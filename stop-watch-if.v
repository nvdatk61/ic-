==> flow/design.v <==
module  stop_watch_if 
( 
input wire clk , 
input wire go, clr, 
output wire [3:0] d2, d1, d0 
) ;  
localparam   DVSR  =  5000000; 
reg   [22:0]  ms_reg; 
wire  [22:0]  ms_next ; 
reg   [3:0]  d2_reg, d1_reg, d0_reg; 
reg   [3:0]  d2_next ,  d1_next , d0_next ; 
wire   ms_tick; 
always @(posedge clk) 
	begin  
		ms_reg<=ms_next; 
		d2_reg<=d2_next; 
		d1_reg<=d1_next; 
		d0_reg<=d0_next; 
	end 
assign ms_next=(clr||(ms_reg==DVSR &&go))?4'b0:(go)?ms_reg+1:ms_reg ; 
assign ms_tick=(ms_reg==DVSR)?1'b1:1'b0; 
always  @*  
	begin  
		d0_next  =  d0_reg; 
		d1_next  =  d1_reg; 
		d2_next  =  d2_reg; 
		if (clr) 
			begin  
				d0_next = 4'b0; 
				d1_next = 4'b0; 
				d2_next = 4'b0; 
			end 
		else if(ms_tick) 
			if (d0_reg != 9) 
				d0_next  = d0_reg  +  1; 
			else
				begin  
					d0_next = 4'b0; 
					if (d1_reg !=9) 
						d1_next=d1_reg + 1; 
					else    
						begin  
							d1_next  =  4'b0; 
							if(d2_reg !=9)
								d2_next  =  d2_reg + 1; 
							else    
								d2_next = 4'b0; 
						end 
					end 
				end 
assign   d0  =  d0_reg; 
assign   d1  =  d1_reg; 
assign   d2 =  d2_reg; 
endmodule 
Tool chain data of stop_watch_if
Tool output for the design above, in the order of the flow.
Lines are those of the file above, counted from 1.
Cell names lack the library's common part.
The mark -- stands for no value.
Design
  top: stop_watch_if
  clock: clk
  library: sky130hd
  corner: tt_025C_1v80

Elaborated design
Yosys after proc, flatten, opt, wreduce and memory -nomap, before mapping. Enables and synchronous resets that opt folds into registers are not counted as muxes. Memory bits, and registers merged into a memory's read port (data or address), are not among the register bits. Print and check cells are not counted. Equal cells are merged and count once.
Bit counts
  register bits after elaboration: 35
  latch bits: 0
  memory bits (writable): 0
  bits in read-only memories: 0
  word width x clocked read ports: 0
  memories kept: 0
  input bits: 3
  output and inout bits: 12
  word-level cells: 22
Operators by class
  add/sub/neg operators: 4
  multipliers: 0
  divide/modulo/power cells: 0
  magnitude comparators: 0
  equality and inequality tests: 4
  shift operators: 0
  mux-type cells: 4
  bitwise gates (word level): 2
  reduce/logical cells: 4
Operators by type and width (number)
  adder 23 x 1 -> 23 bit with constant B: 1
  == test 23 bit with constant B: 1
  adder 4 x 1 -> 4 bit with constant B: 3
  != test 4 bit with constant B: 3
  2-to-1 mux 4 bit: 3
  AND reduction 3 bit: 1
  inverter 1 bit: 2
  AND reduction 2 bit: 1
  logical AND 1 bit: 1
  logical OR 1 bit: 1
  2-to-1 mux 1 bit: 1

Logic depth
Yosys ltp: most cells in a row. Word level: on the elaborated netlist, between registers, memories and ports. Mapped: between sequential cells and ports; inverters and the memories' decode and read muxes count.
Depth
  depth in word-level cells: 3
  ABC_AREA: 0
  gate-level depth with buffers: 8
  depth with buffers taken out: 6

Synthesis result
Yosys stat after the flow's synthesis: flattened, memories mapped to cells. It holds for the ABC_AREA given above (unset counts as 0); a run with the other value may have another netlist.
The area totals of this step are shown rounded.
Synthesis totals
  mapped cells: 214
  chip area (Yosys): 1790 um^2
  sequential area: 701 um^2
  flip-flop cells: 35
  buffer cells: 8
Cells by type
  dfxtp_1: number 35, total area 700.672 um^2
  a21oi_1: number 23, total area 115.11 um^2
  or4_1: number 13, total area 97.594 um^2
  o21ai_0: number 15, total area 75.072 um^2
  o31ai_1: number 9, total area 67.565 um^2
  or3_1: number 10, total area 62.56 um^2
  nor2_1: number 14, total area 52.55 um^2
  nand2_1: number 13, total area 48.797 um^2
  nand4_1: number 7, total area 43.792 um^2
  xnor2_1: number 5, total area 43.792 um^2
  xor2_1: number 5, total area 43.792 um^2
  nand3_1: number 8, total area 40.038 um^2
  inv_1: number 8, total area 30.029 um^2
  nor4bb_1: number 3, total area 30.029 um^2
  clkbuf_1: number 7, total area 26.275 um^2
  nor4b_1: number 3, total area 26.275 um^2
  and3_1: number 4, total area 25.024 um^2
  ha_1: number 2, total area 25.024 um^2
Not listed: further types 18, cells in them 30.

Path before layout
Path of least setup slack by OpenSTA after synthesis, without wires, with an ideal clock, recovery checks aside; 20% of the period is set as input and as output delay. Where synthesis merged equal registers, the netlist keeps one of their names.
Timing post-synthesis
  kind: register -> register
  start: register ms_reg[3]
  end: register ms_reg[21]
  period: 2.45 ns
  time at the first pin: 0.000 ns
  arrival time: 1.754 ns
  required time: 2.380 ns
  slack: 0.625 ns
  delay of the path: 1.824 ns
  driving pins on the path: 6
  synthesis period reached: 1.825 ns
"delay of the path" = arrival - input delay + setup time.
"driving pins on the path": output pins that drive a net of the path, with the launching flip-flop's if there is one; two outputs of one cell count as two.
"synthesis period reached" = period - worst setup slack (recovery checks aside). The figure is calculated, with input and output delays left at 20% of the set period.
The rows between start and end are the longest chain of elaborated cells between them; the timing report does not say that the signal goes this way. Where chains are equally long, one stands for them.
Each line given opens the expression or statement behind the cell; cells for indexed reads and writes are added by Yosys, which also makes memories of some case tables.
Between the ends, post-synthesis
  cells stage by stage: dfxtp_1 -> nand4_2 -> or4_1 -> buf_2 -> or4_1 -> a21oi_1
  length of the longest elaborated chain: 3
  elaborated cells on any way between the ends: 4
RTL lines, path post-synthesis
  start: declaration: RTL line 8  | reg   [22:0]  ms_reg;
  start: assignment: RTL line 15  | ms_reg<=ms_next;
  == test 23 bit: RTL line 20  | assign ms_next=(clr||(ms_reg==DVSR &&go))?4'b0:(go)?ms_reg+1:ms_reg ;
  logical AND 1 bit: RTL line 20
  logical OR 1 bit: RTL line 20
  end: assignment: RTL line 15
  end: declaration: RTL line 8

Path in the finished layout
Path of least setup slack in the final report of run 1 (OpenROAD, finished layout, wires in). Where an end is a register, its clock arrival counts in the times.
Timing post-layout
  kind: input -> register
  start: input go
  end: register ms_reg[21]
  period: 3.22 ns
  input delay: 0.64 ns
  time at the first pin: 0.64 ns
  arrival time: 2.63 ns
  required time: 3.44 ns
  slack: 0.81 ns
  driving pins on the path: 5
The rows between start and end are the longest chain of elaborated cells between them; the timing report does not say that the signal goes this way. Where chains are equally long, one stands for them.
Between the ends, post-layout
  cells stage by stage: clkdlybuf4s50_1 -> nand4_2 -> or4_1 -> or4_1 -> a21oi_1
  length of the longest elaborated chain: 2
  elaborated cells on any way between the ends: 2
  RTL lines with such cells: 1
RTL lines, path post-layout
  start: declaration: RTL line 4  | input wire go, clr,
  logical AND 1 bit: RTL line 20  | assign ms_next=(clr||(ms_reg==DVSR &&go))?4'b0:(go)?ms_reg+1:ms_reg ;
  logical OR 1 bit: RTL line 20
  end: assignment: RTL line 15  | ms_reg<=ms_next;
  end: declaration: RTL line 8  | reg   [22:0]  ms_reg;

==> results <==
Below are 2 stored runs of the flow (Yosys, OpenROAD; platform sky130hd) on stop_watch_if, each with its settings and what was measured, unordered. Constraints: input delay and output delay 20% of the set period each, output load 0.01 pF.
"achieved clock period" = clock period - worst setup slack. The figure is calculated, with input and output delays left at 20% of the set period.
"worst setup path time" means the part of the period allowed to the worst setup path (the constraints hold back 20% at inputs and 20% at outputs) less its slack; where the path has registers, the arrival times of their clocks count too.
"power" rests on the timing tool's default activity at the inputs, not on a simulated workload.
Values from the reports are rounded here.

Run 1
==> flow/run.sh <==
#!/bin/bash
# the make line also repeats the synthesis and layout settings of config.mk as NAME=value (left out here)
make -C /OpenROAD-flow-scripts/flow DESIGN_CONFIG=/design/flow/config.mk WORK_HOME=/design/flow/orfs CLKGATE_MAP_FILE= finish
==> flow/config.mk <==
export PLATFORM = sky130hd
export DESIGN_NAME = stop_watch_if
export DESIGN_NICKNAME = stop_watch_if
export VERILOG_FILES = /design/flow/design.v
export SDC_FILE = /design/flow/constraint.sdc
export NUM_CORES = 4
export LEC_CHECK = 0
export ABC_AREA = 0
export CAP_MARGIN = 20
export CELL_PAD_IN_SITES_DETAIL_PLACEMENT = 1
export CELL_PAD_IN_SITES_GLOBAL_PLACEMENT = 3
export CORE_MARGIN = 10
export CORE_UTILIZATION = 23
export MAX_ROUTING_LAYER = met4
export MIN_ROUTING_LAYER = met1
export PLACE_DENSITY = 0.87
export SETUP_SLACK_MARGIN = 0.41
export SLEW_MARGIN = 20
==> flow/constraint.sdc <==
create_clock -name core_clock -period 3.22 [get_ports {clk}]
set_input_delay 0.6440 -clock core_clock [delete_from_list [all_inputs] [get_ports {clk}]]
set_output_delay 0.6440 -clock core_clock [all_outputs]
set_load 0.01 [all_outputs]

==> results of run 1 <==
chip area after synthesis (Yosys): 1790 um^2
die area: 11700 um^2
standard-cell area of the final layout: 2180 um^2
utilization: 0.285
worst setup slack after layout: 0.815 ns
total negative slack: 0.000 ns
worst hold slack: 0.486 ns
power: 875 uW
achieved clock period: 2.405 ns
worst setup path time: 1.76 ns
worst setup path kind: input -> register

Run 2
==> flow/run.sh <==
#!/bin/bash
# the make line also repeats the synthesis and layout settings of config.mk as NAME=value (left out here)
make -C /OpenROAD-flow-scripts/flow DESIGN_CONFIG=/design/flow/config.mk WORK_HOME=/design/flow/orfs CLKGATE_MAP_FILE= finish
==> flow/config.mk <==
export PLATFORM = sky130hd
export DESIGN_NAME = stop_watch_if
export DESIGN_NICKNAME = stop_watch_if
export VERILOG_FILES = /design/flow/design.v
export SDC_FILE = /design/flow/constraint.sdc
export NUM_CORES = 4
export LEC_CHECK = 0
export ABC_AREA = 1
export CAP_MARGIN = 20
export CORE_ASPECT_RATIO = 0.69
export CORE_MARGIN = 2
export CORE_UTILIZATION = 70
export CTS_CLUSTER_SIZE = 83
export MAX_ROUTING_LAYER = met4
export PLACE_DENSITY_LB_ADDON = 0.09
export SETUP_SLACK_MARGIN = 0.37
export SLEW_MARGIN = 20
==> flow/constraint.sdc <==
create_clock -name core_clock -period 2.61 [get_ports {clk}]
set_input_delay 0.5220 -clock core_clock [delete_from_list [all_inputs] [get_ports {clk}]]
set_output_delay 0.5220 -clock core_clock [all_outputs]
set_load 0.01 [all_outputs]

==> results of run 2 <==
chip area after synthesis (Yosys): 2010 um^2
die area: 3320 um^2
standard-cell area of the final layout: 2240 um^2
utilization: 0.807
worst setup slack after layout: 0.689 ns
total negative slack: 0.000 ns
worst hold slack: 0.501 ns
power: 933 uW
achieved clock period: 1.921 ns
worst setup path time: 1.92 ns
worst setup path kind: register -> register
