==> flow/design.v <==
module stop_watch_cascade
(
input wire clk,
input wire go, clr,
output wire [3:0] d2, d1, d0
);
localparam DVSR = 5000000;
reg [22:0] ms_reg;
wire [22:0] ms_next;
reg [3:0] d2_reg, d1_reg, d0_reg;
wire [3:0] d2_next, d1_next, d0_next;
wire d1_en, d2_en, d0_en;
wire ms_tick, d0_tick, d1_tick;
always @(posedge clk)
	begin 
		ms_reg<=ms_next;
		d2_reg<=d2_next;
		d1_reg<=d1_next;
		d0_reg<=d0_next;
	end
assign ms_next=(clr||(ms_reg==DVSR&&go))?4'b0:
			   (go)?ms_reg+1:ms_reg;
assign ms_tick=(ms_reg==DVSR)?1'b1:1'b0;
assign d0_en=ms_tick;
assign d0_next=(clr||(d0_en&&d0_reg==9))?4'b0:
			   (d0_en)?d0_reg+1:d0_reg;
assign d0_tick=(d0_reg==9)?1'b1:1'b0;
assign d1_en=ms_tick&&d0_tick;
assign d1_next=(clr||(d1_en&&d0_reg==9))?4'b0:
			   (d1_en)?d1_reg+1:d1_reg;
assign d1_tick=(d1_reg==9)?1'b1:1'b0;
assign d2_en=ms_tick&d0_tick&d1_tick;
assign d2_next=(clr||(d2_en&&d2_reg==9))?4'b0:
			   (d2_en)?d2_reg+1:d2_reg;
assign d0=d0_reg;
assign d1=d1_reg;
assign d2=d2_reg;
endmodule
# == Tool chain data of stop_watch_cascade ==
# Tool output for the design above, in the order of the flow.
# Lines are those of the file above, counted from 1.
# The mark -- stands for no value.
# inputs
design,stop_watch_cascade
clk_port,clk
lib,sky130hd
corner,tt_025C_1v80

# == After elaboration ==
# Source: Yosys, flattened and elaborated, memories not mapped. Widths are those after wreduce; folded enables and synchronous resets count as part of the registers. Registers that Yosys merges into a memory's read port (data or address) are not register bits. Print and check cells do not count. Equal cells are merged and count once.
# bits
reg_bits,35
inputBits,3
elab_cells,26
# op_classes
n_addsub,4
eq_ne,4
mux,3
bitwise,2
reduce_and_logical,9
# op_table
op,count
adder 23 x 1 -> 23 bit with constant B,1
equality test 23 bit with constant B,1
adder 4 x 1 -> 4 bit with constant B,3
equality test 4 bit with constant B,3
logical AND 1 bit,5
logical OR 1 bit,4
two-way mux 1 bit,3
bitwise AND 1 bit,2

# == Logic depth ==
# Yosys ltp: most cells in a row. Word level: on the elaborated netlist, between registers, memories and ports. Mapped: between sequential cells and ports; inverters and the memories' decode and read muxes count.
# depth
word_depth,6
ABC_AREA,1
mapped_depth,12
ltp_nobuf,12

# == After synthesis ==
# Source: synth_stat.txt of the flow (Yosys; design flattened, memories mapped). It holds for the ABC_AREA given above (unset counts as 0); a run with the other value may have another netlist.
# The area totals of this step are shown rounded.
# types
cell_type,count,type_area_um2
sky130_fd_sc_hd__dfxtp_1,35,700.672
sky130_fd_sc_hd__nand2_1,59,221.462
sky130_fd_sc_hd__inv_1,48,180.173
sky130_fd_sc_hd__nor2_1,41,153.898
sky130_fd_sc_hd__xor2_1,13,113.859
sky130_fd_sc_hd__nor2_2,18,112.608
sky130_fd_sc_hd__ha_1,7,87.584
sky130_fd_sc_hd__nand3_1,16,80.077
sky130_fd_sc_hd__nand4_1,10,62.56
sky130_fd_sc_hd__nand2_2,9,56.304
sky130_fd_sc_hd__a21oi_1,9,45.043
sky130_fd_sc_hd__nor2_4,3,33.782
sky130_fd_sc_hd__buf_12,1,20.019
sky130_fd_sc_hd__nand3_4,1,17.517
sky130_fd_sc_hd__xnor2_1,2,17.517
sky130_fd_sc_hd__o21ai_4,1,16.266
sky130_fd_sc_hd__nor3b_2,1,12.512
sky130_fd_sc_hd__or2_2,2,12.512
# Not listed: further types 6, cells in them 8.
# synth_totals
mapped_cells,284
yosys_area_um2,1990
seq_area_um2,701
flip_flops,35
buf_cells,1

# == Worst setup path after synthesis ==
# OpenSTA on the mapped netlist: ideal clock, no wires. The path of least setup slack (recovery checks aside). Input and output delay are each 20% of the period. Register names are those of the netlist, which keeps one name where synthesis merged equal registers.
# synth_timing
path_type,register to register
startpoint,register d0_reg[0]
endpoint,register d2_reg[0]
clock_period_ns,2.59
setup_ns,0.123
t_arrival_ns,1.399
required_ns,2.467
slack_ns,1.067
path_delay_ns,1.522
driving_pins,6
path_buffers,0
synth_period_reached_ns,1.523
# "path_delay_ns" = arrival - input delay + setup time.
# "driving_pins" counts driving pins, that of a launching flip-flop among them; a cell with two outputs on the path counts twice.
# "synth_period_reached_ns" is the clock period less the worst setup slack; recovery checks do not enter. This is arithmetic on one report: input and output delays are still those of the set period (20% each).
# The rows between start and end are the longest chain of elaborated cells between them; the timing report does not say that the signal goes this way. Where chains are equally long, one stands for them.
# Each line given opens the expression or statement behind the cell; cells for indexed reads and writes are added by Yosys, which also makes memories of some case tables.
# synth_between
cell_sequence,sky130_fd_sc_hd__dfxtp_1 > sky130_fd_sc_hd__ha_1 > sky130_fd_sc_hd__nor3b_2 > sky130_fd_sc_hd__nand4_1 > sky130_fd_sc_hd__o21ai_1 > sky130_fd_sc_hd__nor2_1
elab_chain_len,6
cone_cells,6
cone_classes,1 x eq/ne; 1 x mux; 2 x logic; 2 x reduce/logical
# synth_lines
element,line_no,source
start: declaration,10,"reg [3:0] d2_reg, d1_reg, d0_reg;"
start: assignment,19,d0_reg<=d0_next;
equality test 4 bit,27,assign d0_tick=(d0_reg==9)?1'b1:1'b0;
two-way mux 1 bit,27,
bitwise AND 1 bit (2 in a row),32,assign d2_en=ms_tick&d0_tick&d1_tick;
logical AND 1 bit,33,assign d2_next=(clr||(d2_en&&d2_reg==9))?4'b0:
logical OR 1 bit,33,
end: assignment,17,d2_reg<=d2_next;
end: declaration,10,

# == Path in the finished layout ==
# Path of least setup slack in the final report of entry A (OpenROAD, finished layout, wires in). Where an end is a register, its clock arrival counts in the times.
# layout_timing
path_type,register to register
startpoint,register ms_reg[0]
endpoint,register d0_reg[0]
clock_period_ns,1.24
setup_ns,0.10
t_arrival_ns,1.67
required_ns,1.42
slack_ns,-0.25
driving_pins,12
path_buffers,0
# The rows between start and end are the longest chain of elaborated cells between them; the timing report does not say that the signal goes this way. Where chains are equally long, one stands for them.
# layout_between
cell_sequence,sky130_fd_sc_hd__dfxtp_2 > sky130_fd_sc_hd__inv_2 > sky130_fd_sc_hd__ha_4 > sky130_fd_sc_hd__nand2_2 > sky130_fd_sc_hd__inv_2 > sky130_fd_sc_hd__nand2_2 > sky130_fd_sc_hd__nor2_2 > sky130_fd_sc_hd__nand2_2 > sky130_fd_sc_hd__nor2_4 > sky130_fd_sc_hd__nand2_2 > sky130_fd_sc_hd__nand2_4 > sky130_fd_sc_hd__nor2_1
elab_chain_len,4
cone_cells,4
cone_classes,1 x eq/ne; 1 x mux; 2 x reduce/logical
# layout_lines
element,line_no,source
start: declaration,8,reg [22:0] ms_reg;
start: assignment,16,ms_reg<=ms_next;
equality test 23 bit,23,assign ms_tick=(ms_reg==DVSR)?1'b1:1'b0;
two-way mux 1 bit,23,
logical AND 1 bit,25,assign d0_next=(clr||(d0_en&&d0_reg==9))?4'b0:
logical OR 1 bit,25,
end: assignment,19,d0_reg<=d0_next;
end: declaration,10,"reg [3:0] d2_reg, d1_reg, d0_reg;"

# Design stop_watch_cascade on sky130hd. What follows are 2 stored runs of the flow, each under its own settings; their order means nothing. The constraints put input and output delay at 20% of the set period each and load the outputs with 0.01 pF.
# "timing.achieved_period_ns" means the clock period less the worst setup slack. The figure is calculated, with input and output delays left at 20% of the set period.
# "worst_path_allowed_less_slack_ns": the worst setup path's part of the clock period (all of it between registers, 20% less for each end at a port) less its slack. A launch clock that arrives late makes it longer, a capture clock that arrives late makes it shorter.
# "power_total_mw": no workload was simulated; the value follows from the tool's default switching activity.
# The measured numbers are rounded.
# Among the settings, n/a means not set for that run.
run,period_ns,CORE_UTILIZATION,PLACE_DENSITY_LB_ADDON,HOLD_SLACK_MARGIN,ABC_AREA,GPL_TIMING_DRIVEN,MAX_ROUTING_LAYER,CAP_MARGIN,CORE_MARGIN,SLEW_MARGIN,SETUP_SLACK_MARGIN,timing.achieved_period_ns,worst_path_allowed_less_slack_ns,worst_setup_path_type,cell_area_final_um2,die_area_um2,total_negative_slack_ns,setup_worst_slack_ns,hold_worst_slack_ns,util_pct,power_total_mw,yosys.chip_area_um2
entry A,1.24,34,0.22,0.06,1,0,met4,20,2,20,n/a,1.489,1.49,register to register,2740,6470,-6.32,-0.249,0.383,49.2,2.03,1990
entry B,1.91,40,n/a,n/a,n/a,n/a,n/a,20,2,20,-0.14,1.887,1.89,register to register,2280,5160,0.000,0.023,0.480,52.1,1.39,1840
